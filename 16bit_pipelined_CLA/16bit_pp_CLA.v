==> flow/design.v <==
`timescale 1ns/1ns
 module pgu(a,b,p,g);  
input [15:0] a,b;
output [15:0] p,g;
assign p=a^b;
assign g=a&b;
endmodule
module bclu(p,g,cin,ps,gs,c);  
input [3:0] p,g;
input cin;
output ps,gs;
output [2:0] c;
assign ps=p[3]&p[2]&p[1]&p[0];
assign gs=g[3]|p[3]&g[2]|p[3]&p[2]&g[1]|p[3]&p[2]&p[1]&g[0];
assign c[0]=g[0]|p[0]&cin;
assign c[1]=g[1]|p[1]&g[0]|p[1]&p[0]&cin;
assign c[2]=g[2]|p[2]&g[1]|p[2]&p[1]&g[0]|p[2]&p[1]&p[0]&cin;
endmodule
module clu(ps,gs,cin,c);   
input ps,gs,cin;
output c;
assign c=gs|ps&cin;
endmodule
module su(p,cin,c,s);   
input [15:0] p;
input cin;
input [14:0] c;
output [15:0] s;
assign s=p^{c,cin};
endmodule
module delay5_3(i,clk,o);
  input [2:0] i;
  input clk;
  output reg [2:0] o;
  reg [2:0] r_data [0:3];
  always@(posedge clk) begin
    r_data[0] <= i;
    r_data[1] <= r_data[0];
    r_data[2] <= r_data[1];
    r_data[3] <= r_data[2];
    o <= r_data[3];
end
endmodule
module delay4_3(i,clk,o);
  input [2:0] i;
  input clk;
  output reg [2:0] o;
  reg [2:0] r_data [0:2];
  always@(posedge clk) begin
    r_data[0] <= i;
    r_data[1] <= r_data[0];
    r_data[2] <= r_data[1];
    o <= r_data[2];
end
endmodule
module delay3_3(i,clk,o);
  input [2:0] i;
  input clk;
  output reg [2:0] o;
  reg [2:0] r_data [0:1];
  always@(posedge clk) begin
    r_data[0] <= i;
    r_data[1] <= r_data[0];
    o <= r_data[1];
end
endmodule
module delay2_3(i,clk,o);
  input [2:0] i;
  input clk;
  output reg [2:0] o;
  reg [2:0] r_data;
  always@(posedge clk) begin
    r_data <= i;
    o <= r_data;
end
endmodule
module delay1_4(i,clk,o);
  input [3:0] i;
  input clk;
  output reg [3:0] o;
  always@(posedge clk) begin
    o<=i;
end
endmodule
module delay2_4(d,clk,q);
  input [3:0] d;
  input clk;
  output reg [3:0] q;
  reg [3:0] r_data;
  always@(posedge clk) begin
    r_data <= d;
    q <= r_data;
   end
 endmodule
module delay3_4(i,clk,o);
  input [3:0] i;
  input clk;
  output reg [3:0] o;
  reg [3:0] r_data[0:1];
  always@(posedge clk) begin
    r_data[0] <= i;
    r_data[1] <= r_data[0];
    o <= r_data[1];
   end
 endmodule
module delay4_4(i,clk,o);
  input [3:0] i;
  input clk;
  output reg [3:0] o;
  reg [3:0] r_data[0:2];
  always@(posedge clk) begin
    r_data[0] <= i;
    r_data[1] <= r_data[0];
    r_data[2] <= r_data[1];
    o <= r_data[2];
   end
 endmodule
module delay6_16(i,clk,o);
  input [15:0] i;
  input clk;
  output reg [15:0] o;
  reg [15:0] r_data[0:4];
  always@(posedge clk) begin
    r_data[0] <= i;
    r_data[1] <= r_data[0];
    r_data[2] <= r_data[1];
    r_data[3] <= r_data[2];
    r_data[4] <= r_data[3];
    o <= r_data[4];
   end
 endmodule
module delay4_16(i,clk,o);
  input [15:0] i;
  input clk;
  output reg [15:0] o;
  reg [15:0] r_data[0:2];
  always@(posedge clk) begin
    r_data[0] <= i;
    r_data[1] <= r_data[0];
    r_data[2] <= r_data[1];
    o <= r_data[2];
   end
 endmodule
module delay1_16(i,clk,o);
  input [15:0] i;
  input clk;
  output reg [15:0] o;
  always@(posedge clk) begin
    o<=i;
end
endmodule
module delay1(i,clk,o);
  input i, clk;
  output reg o;
  always@(posedge clk) begin
    o<=i;
end
endmodule
module delay2(i,clk,o);
  input i, clk;
  output reg o;
  reg r_data;
  always@(posedge clk) begin
    r_data <= i;
    o <= r_data;
   end
 endmodule
module delay3(i,clk,o);
  input i, clk;
  output reg o;
  reg r_data[0:1];
  always@(posedge clk) begin
    r_data[0] <= i;
    r_data[1] <= r_data[0];
    o <= r_data[1];
   end
 endmodule
module delay4(i,clk,o);
  input i, clk;
  output reg o;
  reg r_data[0:2];
  always@(posedge clk) begin
    r_data[0] <= i;
    r_data[1] <= r_data[0];
    r_data[2] <= r_data[1];
    o <= r_data[2];
   end
 endmodule
module delay7(i,clk,o);
  input i, clk;
  output reg o;
  reg r_data[0:5];
  always@(posedge clk) begin
    r_data[0] <= i;
    r_data[1] <= r_data[0];
    r_data[2] <= r_data[1];
    r_data[3] <= r_data[2];
    r_data[4] <= r_data[3];
    r_data[5] <= r_data[4];
    o <= r_data[5];
   end
 endmodule
module CLA(a,b,cin,clk,s,cout);
input [15:0] a,b;
input cin;
input clk;
output [15:0] s;
output cout;
wire [15:0]p,g;
wire [14:0]c;
wire [3:0]ps,gs;
wire [15:0] A,B,P,G,P6;
wire CIN2,CIN3,CIN7;
wire [3:0]PS,GS;
wire [14:0]C;
wire C3,C7,C11,COUT;
delay1_16 f0(a,clk,A);
delay1_16 f1(b,clk,B);
delay2 f7(cin,clk,CIN2);
delay3 f8(cin,clk,CIN3);
delay7 f9(cin,clk,CIN7);
pgu pgu_pp0(A,B,p,g);
delay1_4 f2(p[3:0],clk,P[3:0]);
delay2_4 f3(p[7:4],clk,P[7:4]);
delay3_4 f4(p[11:8],clk,P[11:8]);
delay4_4 f5(p[15:12],clk,P[15:12]);
delay1_4 g2(g[3:0],clk,G[3:0]);
delay2_4 g3(g[7:4],clk,G[7:4]);
delay3_4 g4(g[11:8],clk,G[11:8]);
delay4_4 g5(g[15:12],clk,G[15:12]);
delay6_16 f6(p,clk,P6);
bclu bclu_pp0(P[3:0],G[3:0],CIN2,ps[0],gs[0],c[2:0]);
bclu bclu_pp1(P[7:4],G[7:4],c[3],ps[1],gs[1],c[6:4]);
bclu bclu_pp2(P[11:8],G[11:8],c[7],ps[2],gs[2],c[10:8]);
bclu bclu_pp3(P[15:12],G[15:12],c[11],ps[3],gs[3],c[14:12]);
delay1_4 d0(ps,clk,PS);
delay1_4 d1(gs,clk,GS);	
delay5_3 dl_c0(c[2:0],clk,C[2:0]);
delay4_3 dl_c1(c[6:4],clk,C[6:4]);
delay3_3 dl_c2(c[10:8],clk,C[10:8]);
delay2_3 dl_c3(c[14:12],clk,C[14:12]);
delay1 c0(c[3],clk,C3);	
delay1 c1(c[7],clk,C7);
delay1 c2(c[11],clk,C11);
clu clu_pp0(PS[0],GS[0],CIN3,c[3]);
clu clu_pp1(PS[1],GS[1],C3,c[7]);
clu clu_pp2(PS[2],GS[2],C7,c[11]);
clu clu_pp3(PS[3],GS[3],C11,COUT);
delay4 PL0(c[3],clk,C[3]);
delay3 PL1(c[7],clk,C[7]);
delay2 PL2(c[11],clk,C[11]);
delay1 c3(COUT,clk,cout);
su su0(P6,CIN7,C,s);
endmodule
module tb_pp_16_CLA();
 reg clk=1'b0;
 reg [15:0]A, B;
 reg Cin; 
 wire [15:0]S;
 wire Cout;
 CLA cla_16_0(A,B,Cin,clk,S,Cout);
 always #5 clk=~clk;
 initial begin
 A=16'b0101_0101_1111_0101; B=16'b0101_0100_0100_1000; Cin=0;
#10
 A=16'b0010_0100_0010_0100; B=16'b0000_0100_0100_1001; Cin=1;
#10
 A=16'b0010_1000_1000_0000; B=16'b1000_0010_0100_0001; Cin=0;
  end
endmodule
# ---- Step by step through the tools: CLA
# The steps from the RTL of CLA to its reports follow in flow order.
# Lines are those of the file above, counted from 1.
# Operators carry their Yosys type and port widths (W data, S select, Z words).
# Not given: n/a
dict set report inputs {
  top_module {CLA}
  clock {clk}
  lib {sky130hd}
  pvt_corner {tt_025C_1v80}
}

# ---- Word-level counts
# Counts by Yosys on the flattened word-level netlist (proc, flatten, opt, wreduce). Print and check cells are left out. Cells with the same type and inputs are merged into one.
dict set report op_classes {
  n_shift 0
  n_reduce_logical 0
  cmp 0
  mul 0
  n_eq 0
  muxes 0
  logic 107
  n_div 0
  add_sub_neg 0
}
# op n
set op_table {}
lappend op_table {{$and A1 B1 Y1} 64}
lappend op_table {{$or A1 B1 Y1} 40}
lappend op_table {{$xor A16 B16 Y16} 2}
lappend op_table {{$and A16 B16 Y16} 1}
dict set report word_totals {
  output_inout_bits 17
  n_memories 0
  mem_bits_ro 0
  regBits 275
  clocked_rd_ports_x_width 0
  latchBits 0
  mem_bits_rw 0
  input_bits 34
}

# ---- Logic depth
# Longest topological path by Yosys (ltp), each cell counted once; first at word level (registers and memories cut), then after technology mapping (sequential cells cut; the memories' decode and read muxes count).
dict set report logic_depth {
  ltp_word 4
  abc_area 0
  mapped_depth 3
  depth_no_buf 3
}

# ---- After synthesis
# Yosys stat after the flow's synthesis: flattened, memories mapped to cells. It holds for the ABC_AREA given above (unset counts as 0); a run with the other value may have another netlist.
# Totals and module areas in this step are rounded.
dict set report mapped {
  buf_cells 0
  yosys_area_um2 5300
  ff_cells 235
  cell_count 310
}
# cell n type_area_um2
set types {}
lappend types {sky130_fd_sc_hd__dfxtp_1 235 4.7E+03}
lappend types {sky130_fd_sc_hd__ha_1 16 200.192}
lappend types {sky130_fd_sc_hd__xor2_1 16 140.134}
lappend types {sky130_fd_sc_hd__a21o_1 16 120.115}
lappend types {sky130_fd_sc_hd__a21oi_1 8 40.038}
lappend types {sky130_fd_sc_hd__nand2_1 8 30.029}
lappend types {sky130_fd_sc_hd__a31o_1 3 26.275}
lappend types {sky130_fd_sc_hd__o21ai_0 4 20.019}
lappend types {sky130_fd_sc_hd__nor2_1 4 15.014}
# The figures by module come from a second, unflattened synthesis with its own total; it is not the netlist above.
dict set report hier_totals {
  hier_cells 359
  hier_area_um2 6300
}
# Each row is one instance without its submodules.
# module mod_seq_area_um2 area_um2 cells instances
set modules {}
lappend modules {delay6_16 1900 1900 96 1}
lappend modules {delay1_16 320 320 16 2}
lappend modules {delay4_4 320 320 16 2}
lappend modules {delay3_4 240 240 12 2}
lappend modules {delay1_4 80 80 4 4}
lappend modules {delay2_4 160 160 8 2}
lappend modules {delay5_3 300 300 15 1}
lappend modules {delay4_3 240 240 12 1}
lappend modules {bclu 0.0 58 10 4}
lappend modules {pgu 0.0 200 16 1}
lappend modules {delay3_3 180 180 9 1}
lappend modules {delay7 140 140 7 1}
lappend modules {su 0.0 140 16 1}
lappend modules {delay2_3 120 120 6 1}
# Modules not listed: 6.

# ---- Timing after synthesis
# Source: OpenSTA report_checks on the synthesized netlist (no wires, ideal clock, input and output delay 20% of the period each), path of least setup slack; recovery checks are left aside. Register names are those of the netlist, which keeps one name where synthesis merged equal registers.
dict set report synth_timing {
  path_kind {register to register}
  startpoint {reg d0.o[0]}
  endpoint {reg dl_c1.r_data[0][2]}
  required_time_ns 0.815
  launch_ns 0.000
  clock_period_ns 0.93
  arrival_ns 0.828
  delay_ns 0.943
  setup_time_ns 0.115
  driving_pins 4
  path_slack_ns -0.014
  n_path_buf 0
  period_less_setup_slack_ns 0.944
}
# "delay_ns" is the arrival time less input delay plus setup time.
# "driving_pins": output pins that drive a net of the path, with the launching flip-flop's if there is one; two outputs of one cell count as two.
# "period_less_setup_slack_ns" = period - worst setup slack (recovery checks aside). The figure is calculated, with input and output delays left at 20% of the set period.
# The rows between start and end are the longest chain of elaborated cells between them; the timing report does not say that the signal goes this way. Where chains are equally long, one stands for them.
# A line is the first line of the expression or statement that the cell stems from. Yosys adds cells for indexed reads and writes and turns some case tables into memories.
dict set report synth_via {
  path_cell_list {sky130_fd_sc_hd__dfxtp_1 > sky130_fd_sc_hd__a21o_1 > sky130_fd_sc_hd__a21o_1 > sky130_fd_sc_hd__a31o_1}
  elab_chain_len 4
  cone_cells 4
  cone_lines 2
  cone_classes {logic: 4}
}
# item line_no
set synth_rtl {}
lappend synth_rtl {{start, declared} 80} ;# output reg [3:0] o;
lappend synth_rtl {{start, assigned} 82} ;# o<=i;
lappend synth_rtl {{$and A1 B1 Y1} 22} ;# assign c=gs|ps&cin;
lappend synth_rtl {{$or A1 B1 Y1} 22}
lappend synth_rtl {{$and A1 B1 Y1} 17} ;# assign c[2]=g[2]|p[2]&g[1]|p[2]&p[1]&g[0]|p[2]&p[1]&p[0]&cin;
lappend synth_rtl {{$or A1 B1 Y1} 17}
lappend synth_rtl {{end, assigned} 50} ;# r_data[0] <= i;
lappend synth_rtl {{end, declared} 48} ;# reg [2:0] r_data [0:2];
# Some nets on the timed path still bear RTL names; the line given drives or declares the net.
# net line_no
set synth_nets {}
lappend synth_nets {PL0.i 22}
lappend synth_nets {bclu_pp1.c[0] 15} ;# assign c[0]=g[0]|p[0]&cin;

# ---- Worst path after layout
# From the final timing report of entry B: the path of least setup slack in the routed layout; clock arrival at registers is part of the times.
dict set report layout_timing {
  path_kind {register to output}
  startpoint {reg dl_c1.o[1]}
  endpoint {out s[6]}
  required_time_ns 0.73
  launch_ns 0.48
  clock_period_ns 0.915
  path_slack_ns -0.41
  output_delay_ns 0.18
  n_path_buf 1
  arrival_ns 1.14
  driving_pins 3
}
# The rows between start and end are the longest chain of elaborated cells between them; the timing report does not say that the signal goes this way. Where chains are equally long, one stands for them.
dict set report layout_via {
  path_cell_list {sky130_fd_sc_hd__dfxtp_2 > sky130_fd_sc_hd__xor2_2 > sky130_fd_sc_hd__buf_2}
  elab_chain_len 1
  cone_cells 1
  cone_lines 1
  cone_classes {logic: 1}
}
# item line_no
set layout_rtl {}
lappend layout_rtl {{start, declared} 47} ;# output reg [2:0] o;
lappend layout_rtl {{start, assigned} 53} ;# o <= r_data[2];
lappend layout_rtl {{$xor A16 B16 Y16} 29} ;# assign s=p^{c,cin};
lappend layout_rtl {{end, declared} 207} ;# output [15:0] s;

; Stored flow runs of CLA (2 of them; Yosys, OpenROAD, sky130hd). They differ in their settings and are not a sequence. Constraints: input delay and output delay 20% of the set period each, output load 0.01 pF.
; "timing.achieved_period_ns": clock period set for the run, less the worst setup slack. It is reckoned from that one timing run; input and output delays stay at 20% of the period that was set.
; By "worst_path_ns" is meant the share of the clock period that the worst setup path is allowed (20% is reserved at inputs, 20% at outputs), minus its slack. Clock arrival times at its registers enter into it.
; "design_power_uw": no workload was simulated; the value follows from the tool's default switching activity.
; Results are given in rounded form.

[entry A: settings]
period_ns = 0.809
CORE_UTILIZATION = 61
SETUP_SLACK_MARGIN = 0.02
PLACE_DENSITY = 0.5
CORE_ASPECT_RATIO = 0.99
CORE_MARGIN = 10
CELL_PAD_IN_SITES_GLOBAL_PLACEMENT = 0
CELL_PAD_IN_SITES_DETAIL_PLACEMENT = 1
TNS_END_PERCENT = 30
GPL_ROUTABILITY_DRIVEN = 1
CTS_CLUSTER_DIAMETER = 379
SLEW_MARGIN = 40
MIN_ROUTING_LAYER = met1
MAX_ROUTING_LAYER = met5
CAP_MARGIN = 20
[entry A: results]
outcome = no final report: routing broke off with DPL-0033

[entry B: settings]
period_ns = 0.915
CORE_UTILIZATION = 35
PLACE_DENSITY_LB_ADDON = 0.15
CORE_MARGIN = 9
GPL_TIMING_DRIVEN = 0
GPL_ROUTABILITY_DRIVEN = 0
CAP_MARGIN = 40
MIN_ROUTING_LAYER = met1
SLEW_MARGIN = 20
[entry B: results]
layout_stdcell_area_um2 = 6800
fin_util_frac = 0.46
design_power_uw = 21000
total_die_area_um2 = 20000
worst_setup_slack_ns = -0.41
timing.achieved_period_ns = 1.327
setupTns_ns = -6.3
worst_path_ns = 1.14
worstPathKind = register to output
timing.hold.ws_ns = 0.13
yosys.chip_area_um2 = 5300
